==> flow/design.v <==
`timescale 1ns / 1ps
module fifo
#
(
	parameter		depth = 40,
	parameter		width = 8
)
(
	input				clk,
	input				rst_n,
	input				wr_en,
	input	[width-1:0]	data_in,
	input				rd_en,
	output	[width-1:0]	data_out,
	output				full,
	output				empty
);
reg	[width-1:0]	mem	[depth-1:0];
reg	[$clog2(depth):0]		waddr;			
reg	[$clog2(depth):0]		raddr;			
reg	[width-1:0]	temp_rdata;
always@(posedge clk or negedge rst_n)
begin
	if(!rst_n)
		waddr <= 0;
	else if(wr_en == 1'b1)
		waddr <= waddr + 1;
	else
		waddr <= waddr;
end
always@(posedge clk or negedge rst_n)
begin
	if(!rst_n)
		raddr <= 0;
	else if(rd_en == 1'b1)
		raddr <= raddr + 1;
	else
		raddr <= raddr;
end
always@(posedge clk)
begin
	if(!full )
		mem[waddr] <= data_in;
	else
		mem[waddr] <= mem[waddr];
end
assign	data_out = temp_rdata;
always@(posedge clk or negedge rst_n)
begin
	if(!rst_n)
		temp_rdata <= { width{ 1'b0}};
	else if(!empty)
		temp_rdata <= mem[raddr];
	else
		temp_rdata <= temp_rdata ;
end
assign	empty = (waddr == raddr)?1'b1:1'b0;
assign	full = ({ ~waddr[$clog2(depth)],waddr[$clog2(depth)-1:0]} == raddr)?1'b1:1'b0;
endmodule
module master(
           clk,
           rst_n,
           ready,
           valid,
           data_in,
           data_out,
		   wr_en,
		   full
       );
parameter num = 8;
input clk;
input rst_n;
input ready;
input [num - 1: 0] data_in;
output reg valid;
output reg [num - 1: 0] data_out;
input wr_en;
reg rd_en;
output full;
wire empty;
wire [num - 1: 0] data_out_fifo;
reg	ready_r;
always@(posedge clk or negedge rst_n)
	begin
		if (!rst_n)
			ready_r <= 1'b0;
		else
			ready_r <= ready;
	end
always@(posedge clk or negedge rst_n)
	begin
		if (!rst_n)
			begin
				data_out <= 0;
				valid	<= 1'b0;
			end
		else if (!ready)
			begin
			    rd_en<=1'b0;
				data_out <= data_out;
				valid <= 1'b1;
			end
         else
			begin
				rd_en<=1'b1;
				data_out <= data_out_fifo;
				valid <= (ready_r == 1'b1) ? 1'b1 : 1'b0; 
			end
	end
fifo#(
    .depth    ( 60 ),
    .width    ( 8 )
)u_fifo(
    .clk      ( clk      ),
    .rst_n    ( rst_n    ),
    .wr_en    ( wr_en    ),
    .data_in  ( data_in  ),
    .rd_en    ( rd_en    ),
    .data_out ( data_out_fifo ),
    .full     ( full     ),
    .empty    ( empty    )
);
endmodule
* Tool chain data of master *
Tool output for the design above, in the order of the flow.
Line numbers count from 1 in the design file above.
Not given: n/a

inputs
  top module = master
  clock port = clk
  library = sky130hd
  corner = tt_025C_1v80

* Word level *
Yosys after proc, flatten, opt, wreduce and memory -nomap, before mapping. Enables and synchronous resets that opt folds into registers are not counted as muxes. Memory bits, and registers merged into a memory's read port (data or address), are not among the register bits. Print and check cells are not counted. Equal cells are merged and count once.
Yosys's memory passes give these memory sizes; they may raise the number of words (mostly to a power of two), join words into wider ones and drop unused or constant bits.

bit counts
  bits in registers = 25
  memory bits (writable) = 480
  clocked read ports x word width = 8
  memories kept = 1
  output and inout port bits = 10
  cells after elaboration = 27

memory list
  name        words  width  rd ports  write ports  RTL line  source
  u_fifo.mem  60     8      1         1            18        reg [width-1:0] mem [depth-1:0];

operators by class
  $add $sub $neg = 2
  eq/ne operators = 3
  muxes and demuxes = 10
  bitwise logic cells = 2
  reduce/logical cells = 3

operators with widths
  operator                              number
  two-way mux 8 bit                     3
  adder 7 x 1 -> 7 bit with constant B  2
  equality test 7 bit                   2
  two-way mux 1 bit                     7
  logical NOT 1 bit                     2
  AND reduction 2 bit                   1
  != test 1 bit with constant B         1
  OR 1 bit                              1
  inverter 1 bit                        1

* Logic depth *
Yosys ltp: most cells in a row. Word level: on the elaborated netlist, between registers, memories and ports. Mapped: between sequential cells and ports; inverters and the memories' decode and read muxes count.

depth
  depth in word-level cells = 6
  ABC_AREA = 0
  depth in mapped cells = 9
  depth with buffers taken out = 5

* Netlist *
Source: synth_stat.txt of the flow (Yosys; design flattened, memories mapped). It holds for the ABC_AREA given above (unset counts as 0); a run with the other value may have another netlist.

mapped netlist
  cell count = 1,021
  synthesis area = 20,141.8 um^2
  mapped flip-flops = 513
  buffers = 56

cells by type
  cell type                  number
  sky130_fd_sc_hd__edfxtp_1  481
  sky130_fd_sc_hd__mux4_2    104
  sky130_fd_sc_hd__dfrtp_1   32
  sky130_fd_sc_hd__mux2i_1   45
  sky130_fd_sc_hd__nor2_1    77
  sky130_fd_sc_hd__nand2_1   49
  sky130_fd_sc_hd__mux2_2    14
  sky130_fd_sc_hd__buf_4     16
  sky130_fd_sc_hd__a22oi_1   12
  sky130_fd_sc_hd__xor2_1    10
  sky130_fd_sc_hd__xnor2_1   9
  sky130_fd_sc_hd__a21oi_1   15
  sky130_fd_sc_hd__clkbuf_1  19
  sky130_fd_sc_hd__nand3_1   14
  sky130_fd_sc_hd__buf_6     6
  sky130_fd_sc_hd__nor2b_1   10
  sky130_fd_sc_hd__a22o_1    6
  sky130_fd_sc_hd__buf_2     8

Not listed: further types 39, cells in them 94.
By module: a second synthesis without flattening, with its own total; a netlist apart from the flattened one above.

unflattened totals
  cell total of the unflattened synthesis = 1,029
  area total of the unflattened synthesis = 20,295.7 um^2

Rows give one instance, submodules left out.

by module
  module  times used  cells  area (um^2)
  fifo    1           1,008  19,877.8
  master  1           21     417.9

* Path before layout *
Source: OpenSTA report_checks on the synthesized netlist (no wires, ideal clock, input and output delay 20% of the period each), path of least setup slack; recovery checks are left aside. Register names are those of the netlist, which keeps one name where synthesis merged equal registers.

timing after synthesis
  path kind = reg2reg
  start = reg u_fifo.raddr[0]
  end = mem u_fifo.mem[15][0]
  clock period = 2.72 ns
  library setup time = 0.370 ns
  arrival = 1.855 ns
  path slack = 0.495 ns
  path delay = 2.225 ns
  stages = 7
  path buffers = 1
  period reached after synthesis = 2.225 ns

"path delay" is the arrival time less input delay plus setup time.
"stages" counts driving pins, that of a launching flip-flop among them; a cell with two outputs on the path counts twice.
"period reached after synthesis" = period - worst setup slack (recovery checks aside). The figure is calculated, with input and output delays left at 20% of the set period.
Between the ends stands the longest chain of elaborated cells between them, by number of cells; it is not shown to be the way that was timed. Of several equally long chains one is given.
A line is the first line of the expression or statement that the cell stems from. Yosys adds cells for indexed reads and writes and turns some case tables into memories.
At most two assigning lines are given for a register; there are more.
Only ways into the end's enable, where the timed path ends, are counted here.

between the ends, after synthesis
  cells stage by stage = sky130_fd_sc_hd__dfrtp_1 sky130_fd_sc_hd__buf_4 sky130_fd_sc_hd__xor2_1 sky130_fd_sc_hd__nor3_1 sky130_fd_sc_hd__a21boi_0 sky130_fd_sc_hd__nand3_1 sky130_fd_sc_hd__nor2_1
  length of the longest elaborated chain = 5

ends and longest elaborated chain, after synthesis
  element              RTL line  source
  start: declaration   20        reg [$clog2(depth):0] raddr;
  start: assignment    36        raddr <= raddr + 1;
  start: assignment    38        raddr <= raddr;
  equality test 7 bit  58        assign full = ({ ~waddr[$clog2(depth)],waddr[$clog2(depth)-1:0]} == raddr)?1'b1:1'b0;
  two-way mux 1 bit    58
  != test 1 bit        n/a
  AND reduction 2 bit  n/a
  OR 1 bit             n/a
  end: declaration     18        reg [width-1:0] mem [depth-1:0];

* Worst path after layout *
From the final timing report of stored run 1: the path of least setup slack in the routed layout; clock arrival at registers is part of the times.

timing post-layout
  path kind = reg2reg
  start = reg u_fifo.raddr[0]
  end = reg u_fifo.temp_rdata[2]
  clock period = 2.12 ns
  library setup time = 0.11 ns
  arrival = 2.81 ns
  path slack = -0.22 ns
  stages = 7
  path buffers = 2

Between the ends stands the longest chain of elaborated cells between them, by number of cells; it is not shown to be the way that was timed. Of several equally long chains one is given.
At most two assigning lines are given for a register; there are more.

between the ends, post-layout
  cells stage by stage = sky130_fd_sc_hd__dfrtp_4 sky130_fd_sc_hd__buf_12 sky130_fd_sc_hd__buf_12 sky130_fd_sc_hd__mux4_2 sky130_fd_sc_hd__mux4_2 sky130_fd_sc_hd__a211o_1 sky130_fd_sc_hd__o221a_2
  length of the longest elaborated chain = 3

ends and longest elaborated chain, post-layout
  element              RTL line  source
  start: declaration   20        reg [$clog2(depth):0] raddr;
  start: assignment    36        raddr <= raddr + 1;
  start: assignment    38        raddr <= raddr;
  equality test 7 bit  57        assign empty = (waddr == raddr)?1'b1:1'b0;
  two-way mux 1 bit    57
  logical NOT 1 bit    n/a
  end: declaration     21        reg [width-1:0] temp_rdata;

## Implementation results

Flow measurements of master on sky130hd: 2 stored runs with different settings, listed in no order. Input and output delays are each 20% of the period that was set; the output load is 0.01 pF.
"achieved clock period": clock period set for the run, less the worst setup slack. It is reckoned from that one timing run; input and output delays stay at 20% of the period that was set.
"worst setup path time" = time allowed to the worst setup path (clock period - input delay - output delay, where it has them) - its slack; a late launch clock adds to it, a late capture clock takes from it.
"overall power": no workload was simulated; the value follows from the tool's default switching activity.
A setting shown as . is not set for that run.

setting or result                                         stored run 1  stored run 2
period_ns                                                 2.12          2.3
CORE_UTILIZATION                                          44            20
SETUP_SLACK_MARGIN                                        0.06          0.41
PLACE_DENSITY                                             0.39          .
CORE_ASPECT_RATIO                                         1.3           .
CELL_PAD_IN_SITES_GLOBAL_PLACEMENT                        1             .
GPL_ROUTABILITY_DRIVEN                                    0             1
CTS_CLUSTER_SIZE                                          29            54
SLEW_MARGIN                                               10            20
CAP_MARGIN                                                20            20
CORE_MARGIN                                               2             9
PLACE_DENSITY_LB_ADDON                                    .             0.14
TNS_END_PERCENT                                           .             35
overall power (µW)                                        36,284        35,223
worst setup path time (ns)                                2.34          2.44
worst setup path type                                     reg2reg       reg2reg
final utilization (%)                                     57.5          28.0
die size (um^2)                                           47,518.7      112,456.0
total negative setup slack (ns)                           -22.258       -0.329
chip area after synthesis (Yosys) (um^2)                  20,141.8      20,141.8
area of the standard cells in the finished layout (um^2)  26,057.5      27,720.3
achieved clock period (ns)                                2.339         2.439
setup slack of the critical path (ns)                     -0.219        -0.139
