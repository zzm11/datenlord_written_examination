==> flow/design.v <==
module top_nofifo (
           input wire clk,
           input wire rst,
           input wire valid_i,
           input wire ready_i,
           input wire [7: 0] din,
           output wire [7: 0] dout,
           output wire ready_o,
           output wire valid_o
       );
reg valid_r1;
wire ready_r1;
reg [7: 0]din_r;
reg valid_r2;
wire ready_r2;
reg valid_r3;
reg [7 : 0] din_rr;
reg [7 : 0] din_rrr;
assign ready_o = ~valid_r1 || ready_r1;
always @ (posedge clk or negedge rst)
	begin
		if (!rst)
			begin
				valid_r1 <= 1'b0;
			end
		else if (ready_o)
			begin
				valid_r1 <= valid_i;
			end
	end
always @ (posedge clk)
	begin
		if (ready_o & valid_i)
			begin
				din_r <= din;
			end
	end
assign ready_r1 = ~valid_r2 || ready_r2;
always @ (posedge clk or negedge rst)
	begin
		if (!rst)
			begin
				valid_r2 <= 1'b0;
			end
		else if (ready_r1)
			begin
				valid_r2 <= valid_r1;
			end
	end
always @ (posedge clk)
	begin
		if (ready_r1 & valid_r1)
			begin
				din_rr <= din_r;
			end
	end
assign ready_r2 = ~valid_r3 || ready_i;
always @ (posedge clk or negedge rst)
	begin
		if (!rst)
			begin
				valid_r3 <= 1'b0;
			end
		else if (ready_r2)
			begin
				valid_r3 <= valid_r2;
			end
	end
always @ (posedge clk)
	begin
		if (ready_r2 & valid_r2)
			begin
				din_rrr <= din_rr;
			end
	end
assign dout = din_rrr;
assign valid_o = valid_r3;
endmodule
# Tool chain data of top_nofifo
# Tool output for the design above, in the order of the flow.
# Lines are those of the file above, counted from 1.
# Library cell names are shortened.
# Not given: n/a
[design] design="top_nofifo" clock="clk" lib="sky130hd" pvt_corner="tt_025C_1v80"

# Elaborated design
# Source: Yosys, flattened and elaborated, memories not mapped. Widths are those after wreduce; folded enables and synchronous resets count as part of the registers. Registers that Yosys merges into a memory's read port (data or address) are not register bits. Print and check cells do not count. Equal cells are merged and count once.
[op_classes] n_addsub=0 multipliers=0 n_div=0 n_cmp=0 n_eq=0 shifts=0 mux=0 logic=6 reduce_logical=3
[op_table] op="1-bit bitwise AND" n=3
[op_table] op="1-bit logical OR" n=3
[op_table] op="1-bit NOT" n=3
[word_totals] reg_bits=27 latchBits=0 mem_bits_rw=0 romBits=0 clocked_rd_ports_x_width=0 memories=0 in_bits=12 output_inout_bits=10 word_cells=15

# Logic depth
# Longest topological path by Yosys (ltp), each cell counted once; first at word level (registers and memories cut), then after technology mapping (sequential cells cut; the memories' decode and read muxes count).
[depth] depth_word=5 ABC_AREA=0 mapped_depth=2 mapped_depth_nobuf=2

# Netlist
# The flow's flattened synthesis, as Yosys stat reports it; memories are mapped. The netlist is that of the ABC_AREA named above (0 if unset); the other value can give another one.
# Totals and module areas in this step are rounded.
[types] cell="edfxtp_1" n=24 type_area_um2=720.691
[types] cell="dfrtp_1" n=3 type_area_um2=75.072
[types] cell="nand2b_1" n=4 type_area_um2=25.024
[types] cell="and2_1" n=3 type_area_um2=18.768
[types] cell="nand4b_2" n=1 type_area_um2=15.014
[types] cell="nand3b_1" n=1 type_area_um2=7.507
[synth_totals] mapped_cells=36 area_um2=862 seq_area_um2=796 flip_flops=27 buffers=0

# Path before layout
# OpenSTA on the mapped netlist: ideal clock, no wires. The path of least setup slack (recovery checks aside). Input and output delay are each 20% of the period. Register names are those of the netlist, which keeps one name where synthesis merged equal registers.
[synth_path] kind="register -> register" startpoint="reg valid_r3" endpoint="reg din_r[0]" clock_period_ns=1.61 setup_ns=0.332 t_first_pin_ns=0.000 arrival_time_ns=0.857 required_time_ns=1.278 setup_slack_ns=0.422 path_delay_ns=1.189 driving_pins=3 path_buffers=0 period_less_setup_slack_ns=1.188
# "path_delay_ns" = arrival - input delay + setup time.
# "driving_pins": output pins that drive a net of the path, with the launching flip-flop's if there is one; two outputs of one cell count as two.
# "period_less_setup_slack_ns" = period - worst setup slack (recovery checks aside). The figure is calculated, with input and output delays left at 20% of the set period.
# The rows between start and end are the longest chain of elaborated cells between them; the timing report does not say that the signal goes this way. Where chains are equally long, one stands for them.
# A line is the first line of the expression or statement that the cell stems from. Yosys adds cells for indexed reads and writes and turns some case tables into memories.
[synth_between] cell_sequence="dfrtp_1 -> nand4b_2 -> and2_1" elab_chain_cells=5 cells_between=5 lines_between=4 cone_classes="logic: 2; reduce/logical: 3"
[synth_lines] element="start: declaration" line_no=16 text="reg valid_r3;"
[synth_lines] element="start: assignment" line_no=62 text="valid_r3 <= 1'b0;"
[synth_lines] element="start: assignment" line_no=66 text="valid_r3 <= valid_r2;"
[synth_lines] element="1-bit NOT" line_no=57 text="assign ready_r2 = ~valid_r3 || ready_i;"
[synth_lines] element="1-bit logical OR" line_no=57
[synth_lines] element="1-bit logical OR" line_no=38 text="assign ready_r1 = ~valid_r2 || ready_r2;"
[synth_lines] element="1-bit logical OR" line_no=19 text="assign ready_o = ~valid_r1 || ready_r1;"
[synth_lines] element="1-bit bitwise AND" line_no=33 text="if (ready_o & valid_i)"
[synth_lines] element="end: assignment" line_no=35 text="din_r <= din;"
[synth_lines] element="end: declaration" line_no=13 text="reg [7: 0]din_r;"
# Nets of the timed path that keep an RTL name, with a line that drives or declares them; the list need not be complete.
[synth_nets] net="ready_o" line_no=19

# Timing after layout
# From the final timing report of entry B: the path of least setup slack in the routed layout; clock arrival at registers is part of the times.
[layout_path] kind="register -> register" startpoint="reg valid_r3" endpoint="reg din_rr[7]" clock_period_ns=0.784 setup_ns=0.28 t_first_pin_ns=0.27 arrival_time_ns=1.16 required_time_ns=0.77 setup_slack_ns=-0.39 driving_pins=4 path_buffers=1
# The rows between start and end are the longest chain of elaborated cells between them; the timing report does not say that the signal goes this way. Where chains are equally long, one stands for them.
[layout_between] cell_sequence="dfrtp_2 -> buf_6 -> nand3b_1 -> and2_4" elab_chain_cells=4 cells_between=4 lines_between=3 cone_classes="logic: 2; reduce/logical: 2"
[layout_lines] element="start: declaration" line_no=16 text="reg valid_r3;"
[layout_lines] element="start: assignment" line_no=62 text="valid_r3 <= 1'b0;"
[layout_lines] element="start: assignment" line_no=66 text="valid_r3 <= valid_r2;"
[layout_lines] element="1-bit NOT" line_no=57 text="assign ready_r2 = ~valid_r3 || ready_i;"
[layout_lines] element="1-bit logical OR" line_no=57
[layout_lines] element="1-bit logical OR" line_no=38 text="assign ready_r1 = ~valid_r2 || ready_r2;"
[layout_lines] element="1-bit bitwise AND" line_no=52 text="if (ready_r1 & valid_r1)"
[layout_lines] element="end: assignment" line_no=54 text="din_rr <= din_r;"
[layout_lines] element="end: declaration" line_no=17 text="reg [7 : 0] din_rr;"

# top_nofifo through Yosys and OpenROAD on sky130hd: 2 stored runs, unordered, with their settings and measured results. The constraints put input and output delay at 20% of the set period each and load the outputs with 0.01 pF.
# By "achievedPeriod_ns" is meant the clock period of the run minus its worst setup slack. This is arithmetic on one report: input and output delays are still those of the set period (20% each).
# "critical_path_time_ns" means the part of the period allowed to the worst setup path (the constraints hold back 20% at inputs and 20% at outputs) less its slack; where the path has registers, the arrival times of their clocks count too.
# "totalPower_mw" rests on the timing tool's default activity at the inputs, not on a simulated workload.
# Measured values are rounded.
run="entry A" settings period_ns=1.43 CORE_UTILIZATION=71 SETUP_SLACK_MARGIN=0.22 PLACE_DENSITY_LB_ADDON=0.05 TNS_END_PERCENT=30 GPL_ROUTABILITY_DRIVEN=0 CTS_CLUSTER_SIZE=76 CAP_MARGIN=0 SLEW_MARGIN=20 MAX_ROUTING_LAYER="met5" CORE_MARGIN=2
run="entry A" outcome="stopped before the end: placement reported DPL-0033"
run="entry B" settings period_ns=0.784 CORE_UTILIZATION=28 SETUP_SLACK_MARGIN=0.08 PLACE_DENSITY_LB_ADDON=0.29 CORE_ASPECT_RATIO=1.92 CORE_MARGIN=10 CELL_PAD_IN_SITES_GLOBAL_PLACEMENT=3 CELL_PAD_IN_SITES_DETAIL_PLACEMENT=2 ABC_AREA=0 GPL_TIMING_DRIVEN=1 CTS_CLUSTER_SIZE=41 CTS_CLUSTER_DIAMETER=70 CAP_MARGIN=0 MIN_ROUTING_LAYER="met2" SLEW_MARGIN=20
run="entry B" results finish.utilization_frac=0.411 yosys.chip_area_um2=862 achievedPeriod_ns=1.170 setup_ws_ns=-0.386 totalPower_mw=2.82 design.die.area_um2=5820 critical_path_time_ns=1.17 critical_path_type="register -> register" tns_ns=-10.8
